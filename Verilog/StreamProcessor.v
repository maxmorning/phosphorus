==> flow/design.v <==
module StreamProcessor #(
    parameter my_position_x = 0,
    parameter my_position_y = 0
) (
    input wire clk,
    input wire reset_n,
    input wire ena,
    input wire [16 * 8 - 1 :0] i_texture_data,
    input wire [4:0] i_start_x,
    input wire [4:0] i_start_y,
    input wire [7:0] i_position_z,
    output wire [7:0] o_color
);
    reg [7:0] current_position;
    reg [7:0] current_color;
    reg [7:0] output_color;
    wire [4:0] start_x_check = {1'b1, my_position_x[3:0]} - i_start_x;
    wire [4:0] start_y_check = {1'b1, my_position_y[3:0]} - i_start_y;
    assign o_color = output_color;
    wire [7:0] new_color = i_texture_data[{start_x_check[3:0], 3'h7} -: 8];
    always @(posedge clk or negedge reset_n) begin
        if (!reset_n) begin
            current_position <= 8'h0;
            current_color <= 255;
        end
        else if (ena) begin
            if (i_position_z == 0) begin
                if (current_color == 255) begin
                    output_color <= new_color;
                end
                else begin
                    output_color <= current_color;
                    current_color <= 255;
                end
                current_position <= 0;
            end
            else begin
                if (current_position <= i_position_z &&
                    start_x_check[4] == 0 &&
                    start_y_check[4] == 0 &&
                    new_color != 255) begin
                    current_color <= new_color;
                    current_position <= i_position_z;
                end
            end
        end
    end
endmodule
# From RTL to reports: StreamProcessor
# Tool output for the design above, in the order of the flow.
# Line numbers count from 1 in the design file above.
# Operators carry their Yosys type and port widths (W data, S select, Z words).
# Library cell names are shortened.
# The mark -- stands for no value.
[inputs]
top_module = "StreamProcessor"
clk_port = "clk"
library = "sky130hd"
lib_corner = "tt_025C_1v80"

# Word level
# Counts by Yosys on the flattened word-level netlist (proc, flatten, opt, wreduce; memories kept). Register bits leave out memories and registers merged into their read ports (data or address). Print and check cells are left out. Cells with the same type and inputs are merged into one.
[word_totals]
reg_bits = 24
inputBits = 149
output_inout_bits = 8
[classes]
add_sub_neg = 4
n_cmp = 1
n_eq = 3
shift = 1
mux = 6
n_logic = 2
n_reduce_logical = 8
[ops]
columns = ["cell", "count"]
rows = [
  ["$shiftx A128 B9 Y8", 1],
  ["$mux W8", 6],
  ["$sub A5 B5 Y5 const A", 2],
  ["$sub A8 B4 Y9 const B", 1],
  ["$add A7 B1 Y8 const B", 1],
  ["$le A8 B8 Y1", 1],
  ["$eq A8 B8 Y1 const B", 1],
  ["$ne A8 B8 Y1 const B", 1],
  ["$logic_not A8 Y1", 1],
  ["$reduce_and A3 Y1", 2],
  ["$logic_and A1 B1 Y1", 3],
  ["$not A1 Y1", 2],
  ["$ne A2 B2 Y1 const B", 1],
  ["$reduce_and A2 Y1", 1],
  ["$reduce_bool A2 Y1", 1],
]

# Longest topological paths
# Yosys ltp: most cells in a row. Word level: on the elaborated netlist, between registers, memories and ports. Mapped: between sequential cells and ports; inverters and the memories' decode and read muxes count.
[depth]
ltp_word = 8
abc_area = 0
ltp_mapped = 13
ltp_nobuf = 9

# Mapped cells and area
# Yosys stat after the flow's synthesis: flattened, memories mapped to cells. It holds for the ABC_AREA given above (unset counts as 0); a run with the other value may have another netlist.
# The area totals of this step are shown rounded.
[mapped]
cell_count = 194
area_um2 = 2380
seq_area_um2 = 650.6
flip_flops = 24
buf_cells = 11
[by_type]
columns = ["cell", "count", "type_area_um2"]
rows = [
  ["mux4_2", 34, 765.734],
  ["edfxtp_1", 8, 240.23],
  ["dfstp_2", 8, 210.202],
  ["dfrtp_1", 8, 200.192],
  ["mux2i_1", 16, 160.154],
  ["ha_1", 9, 112.608],
  ["nand2_1", 19, 71.318],
  ["a2bb2oi_1", 8, 70.067],
  ["a21boi_1", 8, 60.058],
  ["mux2_1", 5, 56.304],
  ["nand2b_1", 8, 50.048],
  ["inv_1", 12, 45.043],
  ["nand4_1", 6, 37.536],
  ["buf_6", 3, 33.782],
  ["nor2_1", 7, 26.275],
  ["xnor2_1", 3, 26.275],
  ["a31oi_4", 1, 21.27],
  ["a21oi_1", 4, 20.019],
]
# Other cell types: 20; their cells: 27.

# Timing after synthesis
# OpenSTA on the mapped netlist: ideal clock, no wires. The path of least setup slack (recovery checks aside). Input and output delay are each 20% of the period. Register names are those of the netlist, which keeps one name where synthesis merged equal registers.
[synth_timing]
path_kind = "input port to flip-flop"
startpoint = "input i_start_x[0]"
endpoint = "register current_position[0]"
clock_period_ns = 4.35
in_delay_ns = 0.870
launch_ns = 0.870
t_arrival_ns = 3.429
required_time_ns = 4.222
slack_ns = 0.793
delay_ns = 2.687
path_stages = 9
synth_period_reached_ns = 3.557
# "delay_ns" is the arrival time less input delay plus setup time.
# "path_stages" counts driving pins, that of a launching flip-flop among them; a cell with two outputs on the path counts twice.
# "synth_period_reached_ns" is the clock period less the worst setup slack; recovery checks do not enter. This is arithmetic on one report: input and output delays are still those of the set period (20% each).
# Between the ends stands the longest chain of elaborated cells between them, by number of cells; it is not shown to be the way that was timed. Of several equally long chains one is given.
# A line is the first line of the expression or statement that the cell stems from. Yosys adds cells for indexed reads and writes and turns some case tables into memories.
# At most two assigning lines are given for a register; there are more.
[synth_between]
path_cell_list = "buf_6 > buf_4 > inv_1 > ha_1 > buf_1 > mux4_2 > mux4_2 > a31oi_4 > mux2_1"
elab_chain_cells = 8
[synth_rtl]
columns = ["element", "line_no", "text"]
rows = [
  ["from (decl)", 9, "input wire [4:0] i_start_x,"],
  ["$sub A5 B5 Y5", 17, "wire [4:0] start_x_check = {1'b1, my_position_x[3:0]} - i_start_x;"],
  ["$add A7 B1 Y8", 20, "wire [7:0] new_color = i_texture_data[{start_x_check[3:0], 3'h7} -: 8];"],
  ["$sub A8 B4 Y9", 20, ""],
  ["$shiftx A128 B9 Y8", 20, ""],
  ["$ne A8 B8 Y1", 41, "new_color != 255) begin"],
  ["$logic_and A1 B1 Y1", 38, "if (current_position <= i_position_z &&"],
  ["$mux W8", 38, ""],
  ["$mux W8", 27, "if (i_position_z == 0) begin"],
  ["to (assign)", 23, "current_position <= 8'h0;"],
  ["to (assign)", 43, "current_position <= i_position_z;"],
  ["to (decl)", 14, "reg [7:0] current_position;"],
]

# Path in the finished layout
# Path of least setup slack in the final report of run 1 (OpenROAD, finished layout, wires in). Where an end is a register, its clock arrival counts in the times.
[layout_timing]
path_kind = "input port to flip-flop"
startpoint = "input i_start_x[1]"
endpoint = "register current_position[0]"
clock_period_ns = 6.18
in_delay_ns = 1.24
launch_ns = 1.24
t_arrival_ns = 4.57
required_time_ns = 6.33
slack_ns = 1.76
path_stages = 8
# Between the ends stands the longest chain of elaborated cells between them, by number of cells; it is not shown to be the way that was timed. Of several equally long chains one is given.
# At most two assigning lines are given for a register; there are more.
[layout_between]
path_cell_list = "clkdlybuf4s50_1 > inv_1 > ha_1 > buf_4 > mux4_2 > mux4_2 > a31oi_4 > mux2_1"
elab_chain_cells = 8
[layout_rtl]
columns = ["element", "line_no", "text"]
rows = [
  ["from (decl)", 9, "input wire [4:0] i_start_x,"],
  ["$sub A5 B5 Y5", 17, "wire [4:0] start_x_check = {1'b1, my_position_x[3:0]} - i_start_x;"],
  ["$add A7 B1 Y8", 20, "wire [7:0] new_color = i_texture_data[{start_x_check[3:0], 3'h7} -: 8];"],
  ["$sub A8 B4 Y9", 20, ""],
  ["$shiftx A128 B9 Y8", 20, ""],
  ["$ne A8 B8 Y1", 41, "new_color != 255) begin"],
  ["$logic_and A1 B1 Y1", 38, "if (current_position <= i_position_z &&"],
  ["$mux W8", 38, ""],
  ["$mux W8", 27, "if (i_position_z == 0) begin"],
  ["to (assign)", 23, "current_position <= 8'h0;"],
  ["to (assign)", 43, "current_position <= i_position_z;"],
  ["to (decl)", 14, "reg [7:0] current_position;"],
]

# Measured results for StreamProcessor: 2 stored runs of the Yosys and OpenROAD flow on sky130hd. The settings differ; the order carries no meaning. The constraints put input and output delay at 20% of the set period each and load the outputs with 0.01 pF.
# "period_less_ws_ns" is the run's clock period less its worst setup slack. It is reckoned from that one timing run; input and output delays stay at 20% of the period that was set.
# By "worst_path_allowed_less_slack_ns" is meant the share of the clock period that the worst setup path is allowed (20% is reserved at inputs, 20% at outputs), minus its slack. Clock arrival times at its registers enter into it.
# "power_total_uw" is the tool's figure for a default switching activity; nothing was simulated.
# The measured numbers are rounded.

[[run]]
name = "run 1"
[run.settings]
period_ns = 6.18
CORE_UTILIZATION = 45
PLACE_DENSITY_LB_ADDON = 0.22
CORE_MARGIN = 2
TNS_END_PERCENT = 35
ABC_AREA = 0
CAP_MARGIN = 5
MIN_ROUTING_LAYER = "met1"
SLEW_MARGIN = 20
[run.results]
synthesis_area_um2 = 2380
dieArea_um2 = 5886
stdcell_area_um2 = 4010
utilization_pct = 78.5
worstSetupSlack_ns = 1.755
fin_tns_ns = 0.000
ws_hold_ns = 0.532
power_total_uw = 755
period_less_ws_ns = 4.425
worst_path_allowed_less_slack_ns = 3.19
critical_path_kind = "input port to flip-flop"

[[run]]
name = "run 2"
[run.settings]
period_ns = 4.6
CORE_UTILIZATION = 60
SETUP_SLACK_MARGIN = -0.34
PLACE_DENSITY_LB_ADDON = 0.2
CORE_MARGIN = 6
CELL_PAD_IN_SITES_GLOBAL_PLACEMENT = 3
TNS_END_PERCENT = 65
GPL_ROUTABILITY_DRIVEN = 1
CTS_CLUSTER_DIAMETER = 333
CAP_MARGIN = 10
SLEW_MARGIN = 25
[run.results]
outcome = "no results, placement failed with FLW-0024"
