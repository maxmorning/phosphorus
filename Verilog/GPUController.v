==> flow/design.v <==
module GPUController (
    input wire clk,
    input wire reset_n,
    input wire i_cr_we,
    input wire[3:0] i_cr_addr,
    input wire[9:0] i_cr_value,
    output wire[7:0] o_texture_idx,
    output wire[9:0] o_spirit_idx,
    input wire[63:0] i_spirit_position_struct,
    output wire[5:0] o_tilemap_x_idx,
    output wire[5:0] o_tilemap_y_idx,
    input wire[7:0] i_tilemap_texture_idx,
    output reg o_calc_ena,
    output reg[4:0] o_calc_start_x,
    output reg[4:0] o_calc_start_y,
    output reg[7:0] o_calc_position_z,
    output wire o_output_ena,
    output reg [5:0] o_current_tile_x,
    output reg [5:0] o_current_tile_y,
    output wire o_sm_render_done
);
    reg output_ena_reg;
    reg render_ena_reg;
    reg mode_reg;
    reg[9:0] spirit_cnt_reg;
    assign o_output_ena = output_ena_reg;
    always @(posedge clk or negedge reset_n) begin
        if (!reset_n) begin
            output_ena_reg <= 0;
            render_ena_reg <= 0;
            mode_reg <= 1;
            spirit_cnt_reg <= 0;
        end
        else if (i_cr_we) begin
            case (i_cr_addr)
                4'h0: 
                begin
                    output_ena_reg <= i_cr_value[0];
                end
                4'h4:
                begin
                    render_ena_reg <= i_cr_value[0];
                end
                4'h8:
                begin
                    mode_reg <= i_cr_value[0];
                end
                4'hc:
                begin
                    spirit_cnt_reg <= i_cr_value;
                end
            endcase
        end
    end
    reg[5:0] current_tile_x;
    reg[5:0] current_tile_y;
    reg[9:0] spirit_idx;
    reg[7:0] frame_cnt;
    wire spirit_in_block;
    wire[15:0] spirit_position_x = i_spirit_position_struct[15:0];
    wire[15:0] spirit_position_y = i_spirit_position_struct[31:16];
    assign spirit_in_block =    ((spirit_position_x > {current_tile_x - 1, 4'h0}) || current_tile_x == 0) &
                                (spirit_position_x < {current_tile_x + 1, 4'h0}) &
                                ((spirit_position_y > {current_tile_y - 1, 4'h0}) || current_tile_y == 0) &
                                (spirit_position_y < {current_tile_y + 1, 4'h0});
    assign o_texture_idx = (spirit_idx == 0) ? i_tilemap_texture_idx : i_spirit_position_struct[39:32];
    assign o_spirit_idx = spirit_idx;
    assign o_tilemap_x_idx = current_tile_x;
    assign o_tilemap_y_idx = current_tile_y;
    reg sm_render_done;
    assign o_sm_render_done = sm_render_done;
    always @(posedge clk or negedge reset_n) begin
        if (!reset_n) begin
            current_tile_x <= 0;
            current_tile_y <= 0;
            spirit_idx <= 0;
            frame_cnt <= 0;
            sm_render_done <= 0;
        end
        else if (render_ena_reg) begin
            if (current_tile_y == (480 / 16 - 1) && (current_tile_x == (640 / 16 - 1))) begin
                frame_cnt <= frame_cnt + 1;
                current_tile_y <= 0;
                current_tile_x <= 0;
                spirit_idx <= 0;
                sm_render_done <= 1;
            end
            else if (current_tile_x == (640 / 16 - 1) && (spirit_idx == spirit_cnt_reg)) begin
                current_tile_x <= 0;
                spirit_idx <= 0;
                current_tile_y <= current_tile_y + 1;
                sm_render_done <= 1;
            end
            else if (spirit_idx == spirit_cnt_reg) begin
                current_tile_x <= current_tile_x + 1;
                spirit_idx <= 0;
                sm_render_done <= 1;   
            end
            else begin
                spirit_idx <= spirit_idx + 1;
                sm_render_done <= 0;
            end
        end
    end
    always @(posedge clk or negedge reset_n) begin
        if (!reset_n) begin
            o_calc_position_z <= 0;
            o_calc_start_x <= 0;
            o_calc_start_y <= 0;
        end
        else if (spirit_idx == 0) begin
            o_calc_position_z <= 0;
            o_calc_start_x <= 5'b10000;
            o_calc_start_y <= 5'b10000;
        end
        else begin
            o_calc_position_z <= i_spirit_position_struct[47:40];
            o_calc_start_x <= (spirit_position_x - {current_tile_x - 1, 4'h0});
            o_calc_start_y <= (spirit_position_y - {current_tile_y - 1, 4'h0});
        end
    end
    always @(posedge clk or negedge reset_n) begin
        if (!reset_n) begin
            o_calc_ena <= 0;
        end
        else begin
            o_calc_ena <= render_ena_reg & ((spirit_idx == 0) | (i_spirit_position_struct[47:40] != 0 && spirit_in_block));
        end
    end
    always @(posedge clk or negedge reset_n) begin
        if (!reset_n) begin
            o_current_tile_x <= 0;
            o_current_tile_y <= 0;
        end
        else begin
            o_current_tile_x <= current_tile_x;
            o_current_tile_y <= current_tile_y;
        end
    end
endmodule
Tool chain data of GPUController --
The steps from the RTL of GPUController to its reports follow in flow order. Line numbers count from 1 in the design file above. Operators carry their Yosys type and port widths (W data, S select, Z words). Library cell names are shortened. Not given: --
Set-up: top GPUController, clock port clk, cell library sky130hd, timing corner tt_025C_1v80

Word-level counts --
Counts by Yosys on the flattened word-level netlist (proc, flatten, opt, wreduce; memories kept). Register bits leave out memories and registers merged into their read ports (data or address). Print and check cells are left out. Cells with the same type and inputs are merged into one.
Operators by class: $add $sub $neg 7, magnitude comparators 4, equal/unequal tests 5, multiplexer cells 15, bitwise logic cells 5, reduce/logical cells 17
Operator list (number):
- $gt A16 B36 Y1 | 2
- $lt A16 B11 Y1 | 2
- $mux W10 | 3
- $mux W6 | 5
- $mux W8 | 2
- $add A6 B1 Y7 const B | 2
- $sub A6 B1 Y7 const B | 2
- $logic_not A6 Y1 | 2
- $add A10 B1 Y10 const B | 1
- $eq A10 B10 Y1 | 1
- $logic_not A10 Y1 | 1
- $reduce_and A2 Y1 | 5
- $sub A5 B5 Y5 | 2
- $mux W5 | 2
- $reduce_bool A8 Y1 | 1
- $eq A6 B5 Y1 const B | 1
- $eq A6 B6 Y1 const B | 1
- $and A1 B1 Y1 | 4
- $eq A4 B3 Y1 const B | 1
- $eq A4 B4 Y1 const B | 1
- $logic_not A4 Y1 | 1
- $logic_and A1 B1 Y1 | 3
- $reduce_bool A3 Y1 | 1
- $mux W1 | 3
- $logic_or A1 B1 Y1 | 2
- $reduce_bool A2 Y1 | 1
- $or A1 B1 Y1 | 1
Bit counts: register bits after elaboration 66, input bits 89, output and inout bits 63, elaborated cells 66

Longest topological paths --
Yosys ltp: most cells in a row. Word level: on the elaborated netlist, between registers, memories and ports. Mapped: between sequential cells and ports; inverters and the memories' decode and read muxes count.
Depth: depth after elaboration 9, ABC_AREA 0, gate-level depth with buffers 11, mapped depth without buffers 11

After synthesis --
Source: synth_stat.txt of the flow (Yosys; design flattened, memories mapped). It holds for the ABC_AREA given above (unset counts as 0); a run with the other value may have another netlist.
Cells by type:
- dfrtp_1 | number 66, area in all 1.65E+03 µm²
- ha_1 | number 45, area in all 563.04 µm²
- mux2_2 | number 20, area in all 225.216 µm²
- xnor2_1 | number 20, area in all 175.168 µm²
- nand2_1 | number 30, area in all 112.608 µm²
- and2_1 | number 17, area in all 106.352 µm²
- xor2_1 | number 11, area in all 96.342 µm²
- nand3_1 | number 16, area in all 80.077 µm²
- nand4_1 | number 11, area in all 68.816 µm²
- nor2_1 | number 17, area in all 63.811 µm²
- o21ai_0 | number 12, area in all 60.058 µm²
- a21oi_1 | number 11, area in all 55.053 µm²
- inv_1 | number 12, area in all 45.043 µm²
- nor3_1 | number 9, area in all 45.043 µm²
- nor3b_1 | number 5, area in all 37.536 µm²
- nor4_1 | number 6, area in all 37.536 µm²
- o31ai_1 | number 5, area in all 37.536 µm²
- and3_1 | number 5, area in all 31.28 µm²
Other cell types: 33; their cells: 61.
Mapped netlist: standard cells after synthesis 379, synthesis area 0.0039676 mm², area of sequential cells 0.0016516 mm², flip-flops 66, buffers 15

Timing after synthesis --
Path of least setup slack by OpenSTA after synthesis, without wires, with an ideal clock, recovery checks aside; 20% of the period is set as input and as output delay. Where synthesis merged equal registers, the netlist keeps one of their names.
Timing path after synthesis: path kind flip-flop to output port, from register spirit_idx[5], to output port o_texture_idx[6], period 5.63 ns, output delay 1.126 ns, time at the first pin 0.000 ns, data arrival time 1.572 ns, data required time 4.504 ns, setup slack 2.932 ns, delay of the path 1.572 ns, stages 5, buffers on the path 1, period reached after synthesis 2.698 ns
"delay of the path" is the arrival time less input delay plus setup time. At an output port there is no setup time. "stages": output pins that drive a net of the path, with the launching flip-flop's if there is one; two outputs of one cell count as two. "period reached after synthesis" = period - worst setup slack (recovery checks aside). The figure is calculated, with input and output delays left at 20% of the set period. Between the ends stands the longest chain of elaborated cells between them, by number of cells; it is not shown to be the way that was timed. Of several equally long chains one is given. Each line given opens the expression or statement behind the cell; cells for indexed reads and writes are added by Yosys, which also makes memories of some case tables. A register here has more assigning lines than the two given.
On the way, after synthesis: cells stage by stage dfrtp_1 -> nor4_1 -> nand4b_2 -> clkbuf_1 -> mux2_2, length of the longest elaborated chain 2, elaborated cells on any way between the ends 2, those cells by class 1 x mux; 1 x reduce/logical
RTL lines, path after synthesis:
- from (decl) | RTL line 57 | reg[9:0] spirit_idx;
- from (assign) | RTL line 76 | spirit_idx <= 0;
- from (assign) | RTL line 100 | spirit_idx <= spirit_idx + 1;
- $logic_not A10 Y1 | RTL line 66 | assign o_texture_idx = (spirit_idx == 0) ? i_tilemap_texture_idx : i_spirit_position_struct[39:32];
- $mux W8 | RTL line 66
- to (decl) | RTL line 7 | output wire[7:0] o_texture_idx,

Path in the finished layout --
From the final timing report of job 1: the path of least setup slack in the routed layout; clock arrival at registers is part of the times.
Timing path after layout: path kind flip-flop to output port, from register spirit_idx[0], to output port o_texture_idx[3], period 3.08 ns, output delay 0.62 ns, time at the first pin 0.33 ns, data arrival time 2.37 ns, data required time 2.46 ns, setup slack 0.09 ns, stages 6, buffers on the path 1
Between the ends stands the longest chain of elaborated cells between them, by number of cells; it is not shown to be the way that was timed. Of several equally long chains one is given. A register here has more assigning lines than the two given.
On the way, after layout: cells stage by stage dfrtp_1 -> inv_1 -> ha_1 -> nand4b_4 -> mux2_2 -> clkdlybuf4s50_1, length of the longest elaborated chain 2, elaborated cells on any way between the ends 2, those cells by class 1 x mux; 1 x reduce/logical
RTL lines, path after layout:
- from (decl) | RTL line 57 | reg[9:0] spirit_idx;
- from (assign) | RTL line 76 | spirit_idx <= 0;
- from (assign) | RTL line 100 | spirit_idx <= spirit_idx + 1;
- $logic_not A10 Y1 | RTL line 66 | assign o_texture_idx = (spirit_idx == 0) ? i_tilemap_texture_idx : i_spirit_position_struct[39:32];
- $mux W8 | RTL line 66
- to (decl) | RTL line 7 | output wire[7:0] o_texture_idx,

Data sheet: physical implementation of GPUController

Flow measurements of GPUController on sky130hd: 2 stored runs with different settings, listed in no order. Input and output delays are each 20% of the period that was set; the output load is 0.01 pF.
"clock period reached" means the clock period less the worst setup slack. The figure is calculated, with input and output delays left at 20% of the set period.
"time on the worst setup path" means the part of the period allowed to the worst setup path (the constraints hold back 20% at inputs and 20% at outputs) less its slack; where the path has registers, the arrival times of their clocks count too.
"total power of the final layout" rests on the timing tool's default activity at the inputs, not on a simulated workload.

* Job 1 | settings: period_ns 3.08; CORE_UTILIZATION 26; SETUP_SLACK_MARGIN -0.05; PLACE_DENSITY_LB_ADDON 0.13; CORE_ASPECT_RATIO 0.53; CELL_PAD_IN_SITES_GLOBAL_PLACEMENT 1; CELL_PAD_IN_SITES_DETAIL_PLACEMENT 2; ABC_AREA 0; GPL_ROUTABILITY_DRIVEN 1; CAP_MARGIN 20; CORE_MARGIN 2; SLEW_MARGIN 20 | results: area of the synthesized netlist 0.0039676 mm²; die size 0.0163138 mm²; standard-cell area after layout 0.0059682 mm²; final utilization 40.5%; smallest setup slack 0.091 ns; post-route setup TNS 0.000 ns; total power of the final layout 3,480 µW; clock period reached 2.989 ns; time on the worst setup path 2.37 ns; worst setup path type flip-flop to output port
* Job 2 | settings: period_ns 3.4; CORE_UTILIZATION 39; SETUP_SLACK_MARGIN -0.07; PLACE_DENSITY_LB_ADDON 0.29; HOLD_SLACK_MARGIN 0.09; CELL_PAD_IN_SITES_DETAIL_PLACEMENT 1; ABC_AREA 1; CTS_CLUSTER_SIZE 49; CAP_MARGIN 40; MAX_ROUTING_LAYER met4; CORE_MARGIN 2; SLEW_MARGIN 20 | results: area of the synthesized netlist 0.0040739 mm²; die size 0.0112795 mm²; standard-cell area after layout 0.0058444 mm²; final utilization 57.1%; smallest setup slack 0.226 ns; post-route setup TNS 0.000 ns; total power of the final layout 2,746 µW; clock period reached 3.174 ns; time on the worst setup path 2.49 ns; worst setup path type flip-flop to output port
